==> flow/design.v <==
module timer(
			pclk,
			nreset,
			bus_write_en, 
			bus_read_en,
			bus_addr,
			bus_write_data,  
			bus_read_data  
            );
input pclk, nreset, bus_write_en, bus_read_en;
input [7:0] bus_addr;
input [31:0] bus_write_data;
output reg [31:0] bus_read_data;
reg [31:0] overflowReg;
reg [31:0] counterReg;
reg [31:0] controlReg;
reg [31:0] nextCounter;
reg overflowReset;  
wire timerEn;    
assign timerEn = controlReg[0];
always@(posedge pclk)
if(~nreset)
  begin
    overflowReset <= 1'b0;
    controlReg <= 32'h00000000;
    overflowReg <= 32'h00000000;
  end
else begin
	if(bus_write_en) begin : WRITE
		case(bus_addr[3:2])
            2'b00:  
                begin 
                overflowReg <= bus_write_data;
                overflowReset <= 1'b1;
                end
            2'b01:  
                begin 
                overflowReset <= 1'b0;
                end
            2'b10:  
                begin 
                controlReg <= bus_write_data;
                overflowReset <= 1'b0;
                end
            2'b11:  
                begin 
                overflowReset <= 1'b0;
                end
        endcase
    end
	else if(bus_read_en) begin : READ
         case(bus_addr[3:2])
	    	2'b00:  
                begin 
		bus_read_data <= overflowReg;
 		end
            2'b01:  
                begin 
                bus_read_data <= counterReg;	
		end
            2'b10:  
                begin 
                bus_read_data <= controlReg;
	    end
            2'b11:  
                begin 
                end
          endcase
     end
	 else
		overflowReset <= 1'b0;
end
assign timerEn = controlReg[0];
always@*
    nextCounter <= counterReg + 1;
always@(posedge pclk)
if(~nreset)
begin
	counterReg <= 32'h00000000;
end
else begin
    if(overflowReset)
    begin
	counterReg <= 32'h00000000;
    end
    else if(timerEn)
    begin
	if(counterReg == overflowReg)
		counterReg <= 32'h00000000;
	else
	    	counterReg <= nextCounter;
    end
end
endmodule
module timerWrapper( 
				PCLK,
				PENABLE,
				PSEL,
				PRESETN,
				PWRITE,
				PREADY,
				PSLVERR,
				PADDR,
				PWDATA,
				PRDATA,
				TPS);
input PCLK,PENABLE, PSEL, PRESETN, PWRITE;
input  [31:0] PWDATA;
input  [7:0] PADDR;
output [31:0] PRDATA;
output PREADY, PSLVERR;
output [4:0] TPS;  
assign BUS_WRITE_EN = (PENABLE && PWRITE && PSEL);
assign BUS_READ_EN = (!PWRITE && PSEL);  
assign PREADY = 1'b1;
assign PSLVERR = 1'b0;
timer timer_0(	.pclk(PCLK),
			    .nreset(PRESETN), 
			    .bus_write_en(BUS_WRITE_EN),
			    .bus_read_en(BUS_READ_EN),
			    .bus_addr(PADDR),
			    .bus_write_data(PWDATA),
			    .bus_read_data(PRDATA)
			);
endmodule
Step by step through the tools: timerWrapper
The steps from the RTL of timerWrapper to its reports follow in flow order.
Lines are those of the file above, counted from 1.
Library cell names are shortened.
Not given: -
Set-up
  top module: timerWrapper
  clock port: PCLK
  standard-cell library: sky130hd
  corner: tt_025C_1v80

Elaborated design
Yosys after proc, flatten, opt, wreduce and memory -nomap, before mapping. Memory bits, and registers merged into a memory's read port (data or address), are not among the register bits. Print and check cells are not counted. Equal cells are merged and count once.
Bit counts
  bits in registers: 129
  input port bits: 45
  output and inout port bits: 39
  elaborated cells: 29
Operators by class
  add/sub/neg operators: 1
  eq/ne operators: 5
  mux-type cells: 5
  bitwise gates (word level): 2
  reduce/logical cells: 11
Operator list (number)
  case mux 32 bit (select 3 bit): 1
  adder 32 x 1 -> 32 bit (second input constant): 1
  equality test 32 bit: 1
  2-to-1 mux 32 bit: 1
  equality test 2 bit (second input constant): 2
  AND reduction 2 bit: 2
  AND reduction 4 bit: 1
  logical AND 1 bit: 3
  nonzero test 3 bit: 1
  OR reduction 3 bit: 1
  NOT 1 bit: 2
  equality test 2 x 1 -> 1 bit (second input constant): 1
  != test 2 bit (second input constant): 1
  zero test 2 bit: 1
  OR reduction 2 bit: 1
  case mux 1 bit (select 2 bit): 1
  2-to-1 mux 1 bit: 2
  zero test 1 bit: 1

Depth
Depth = most cells in a row (Yosys ltp): at word level without a register or memory, in the mapped netlist without a sequential cell, where the memories' decode and read muxes count.
Logic depth
  depth in word-level cells: 4
  ABC_AREA: 0
  mapped depth: 8
  gate-level depth less buffers: 6

Synthesis result
Source: synth_stat.txt of the flow (Yosys; design flattened, memories mapped). It holds for the ABC_AREA given above (unset counts as 0); a run with the other value may have another netlist.
Totals and module areas in this step are rounded.
Cell types
  dfxtp_1: number 97, total area 1.94E+03 um2
  edfxtp_1: number 32, total area 960.922 um2
  nand2_1: number 140, total area 525.504 um2
  a21boi_0: number 65, total area 487.968 um2
  xor2_1: number 35, total area 306.544 um2
  nor2_1: number 72, total area 270.259 um2
  xnor2_1: number 28, total area 245.235 um2
  a22oi_1: number 32, total area 240.23 um2
  a21oi_1: number 32, total area 160.154 um2
  clkbuf_1: number 38, total area 142.637 um2
  nor4_1: number 16, total area 100.096 um2
  buf_4: number 9, total area 67.565 um2
  ha_1: number 5, total area 62.56 um2
  and4_1: number 6, total area 52.55 um2
  nand3_1: number 10, total area 50.048 um2
  buf_6: number 4, total area 45.043 um2
  nor3_1: number 9, total area 45.043 um2
  nand4_1: number 7, total area 43.792 um2
Not listed: further types 12, cells in them 27.
Synthesis totals
  cell count: 664
  cell area after synthesis: 5940 um2
  sequential part of the area: 2900 um2
  flip-flop cells: 129
  buffer cells: 58
By module: a second synthesis without flattening, with its own total; a netlist apart from the flattened one above.
Unflattened totals
  cells (unflattened synthesis): 680
  area total of the unflattened synthesis: 6130 um2
Rows give one instance, submodules left out.
By module
  timer: instances 1, cells 669, area 6050 um2, sequential area 2900 um2
  timerWrapper: instances 1, cells 11, area 76.3 um2, sequential area 0.0 um2

Timing after synthesis
OpenSTA on the mapped netlist: ideal clock, no wires. The path of least setup slack (recovery checks aside). Input and output delay are each 20% of the period. Register names are those of the netlist, which keeps one name where synthesis merged equal registers.
Path after synthesis
  path type: input-to-reg
  from: input port PADDR[2]
  to: register timer_0.bus_read_data[0]
  period: 6.49 ns
  input delay: 1.298 ns
  setup time: 0.503 ns
  launch time at the first pin: 1.298 ns
  arrival time: 4.634 ns
  data required time: 5.987 ns
  setup slack: 1.353 ns
  delay of the path: 3.839 ns
  driving pins on the path: 2
  buffers on the path: 0
  synthesis period reached: 5.137 ns
"delay of the path" = arrival - input delay + setup time.
"driving pins on the path" counts driving pins, that of a launching flip-flop among them; a cell with two outputs on the path counts twice.
"synthesis period reached" = period - worst setup slack (recovery checks aside). The figure is calculated, with input and output delays left at 20% of the set period.
The rows between start and end are the longest chain of elaborated cells between them; the timing report does not say that the signal goes this way. Where chains are equally long, one stands for them.
A line is the first line of the expression or statement that the cell stems from. Yosys adds cells for indexed reads and writes and turns some case tables into memories.
At most two assigning lines are given for a register; there are more.
The path ends at the enable pin of a flip-flop; only ways to that pin are counted.
Between the ends, after synthesis
  cells stage by stage: ha_1 -> nor4bb_1
  cells in the longest elaborated chain: 3
  elaborated cells on any way between the ends: 5
  those cells by class: eq/ne: 2; reduce/logical: 3
RTL lines, path after synthesis
  start, declared: line 109  | input  [7:0] PADDR;
  zero test 2 bit: line 52  | case(bus_addr[3:2])
  nonzero test 3 bit
  AND reduction 4 bit
  end, assigned: line 55  | bus_read_data <= overflowReg;
  end, assigned: line 59  | bus_read_data <= counterReg;
  end, declared: line 13  | output reg [31:0] bus_read_data;

Timing after layout
From the final timing report of run B: the path of least setup slack in the routed layout; clock arrival at registers is part of the times.
Path after layout
  path type: input-to-reg
  from: input port PADDR[2]
  to: register timer_0.controlReg[16]
  period: 4.54 ns
  input delay: 0.91 ns
  setup time: 0.08 ns
  launch time at the first pin: 0.91 ns
  arrival time: 3.26 ns
  data required time: 4.87 ns
  setup slack: 1.61 ns
  driving pins on the path: 7
  buffers on the path: 2
The rows between start and end are the longest chain of elaborated cells between them; the timing report does not say that the signal goes this way. Where chains are equally long, one stands for them.
Between the ends, after layout
  cells stage by stage: clkdlybuf4s50_1 -> inv_1 -> ha_1 -> and4_1 -> buf_4 -> nand2_1 -> a21boi_0
  cells in the longest elaborated chain: 2
  elaborated cells on any way between the ends: 2
  those cells by class: eq/ne: 1; reduce/logical: 1
RTL lines, path after layout
  start, declared: line 109  | input  [7:0] PADDR;
  equality test 2 bit: line 30  | case(bus_addr[3:2])
  AND reduction 2 bit
  end, assigned: line 25  | controlReg <= 32'h00000000;
  end, assigned: line 42  | controlReg <= bus_write_data;
  end, declared: line 16  | reg [31:0] controlReg;

Subject: timerWrapper on sky130hd, stored results

Hello all,

Module timerWrapper, platform sky130hd: 2 stored runs of the flow (Yosys, OpenROAD) with differing settings, in no particular order. Input and output delays are each 20% of the period that was set; the output load is 0.01 pF.
"reached clock period" means the clock period less the worst setup slack. The figure is calculated, with input and output delays left at 20% of the set period.
By "allowed time less slack (worst setup path)" is meant the share of the clock period that the worst setup path is allowed (20% is reserved at inputs, 20% at outputs), minus its slack. Clock arrival times at its registers enter into it.
By "overall power" is meant OpenSTA's value without simulated activity: inputs other than the clock are taken to toggle once in ten clock periods, and the tool carries that through the logic.
The results are shown rounded.

==> run A: settings <==
{ "period_ns": 9.89, "CORE_UTILIZATION": 66, "PLACE_DENSITY_LB_ADDON": 0.02, "CORE_MARGIN": 2, "CELL_PAD_IN_SITES_DETAIL_PLACEMENT": 1, "ABC_AREA": 1, "CAP_MARGIN": 30, "MAX_ROUTING_LAYER": "met5", "SLEW_MARGIN": 20 }
==> run A: results <==
not finished: placement ended with error DPL-0033

==> run B: settings <==
{ "period_ns": 4.54, "CORE_UTILIZATION": 37, "PLACE_DENSITY_LB_ADDON": 0.02, "CORE_ASPECT_RATIO": 1.19, "CORE_MARGIN": 8, "CELL_PAD_IN_SITES_GLOBAL_PLACEMENT": 1, "ABC_AREA": 0, "CTS_CLUSTER_SIZE": 57, "CAP_MARGIN": 15, "MIN_ROUTING_LAYER": "met1", "SLEW_MARGIN": 20 }
==> run B: results <==
netlist area reported by Yosys: 5940 um2
die area: 20400 um2
standard-cell area of the final layout: 7310 um2
utilization of the finished layout: 0.466
setup slack of the worst path: 1.61 ns
setup TNS: 0.000 ns
worst hold slack: 0.462 ns
overall power: 2740 µW
reached clock period: 2.930 ns
allowed time less slack (worst setup path): 2.02 ns
critical path kind: input-to-reg

Thanks
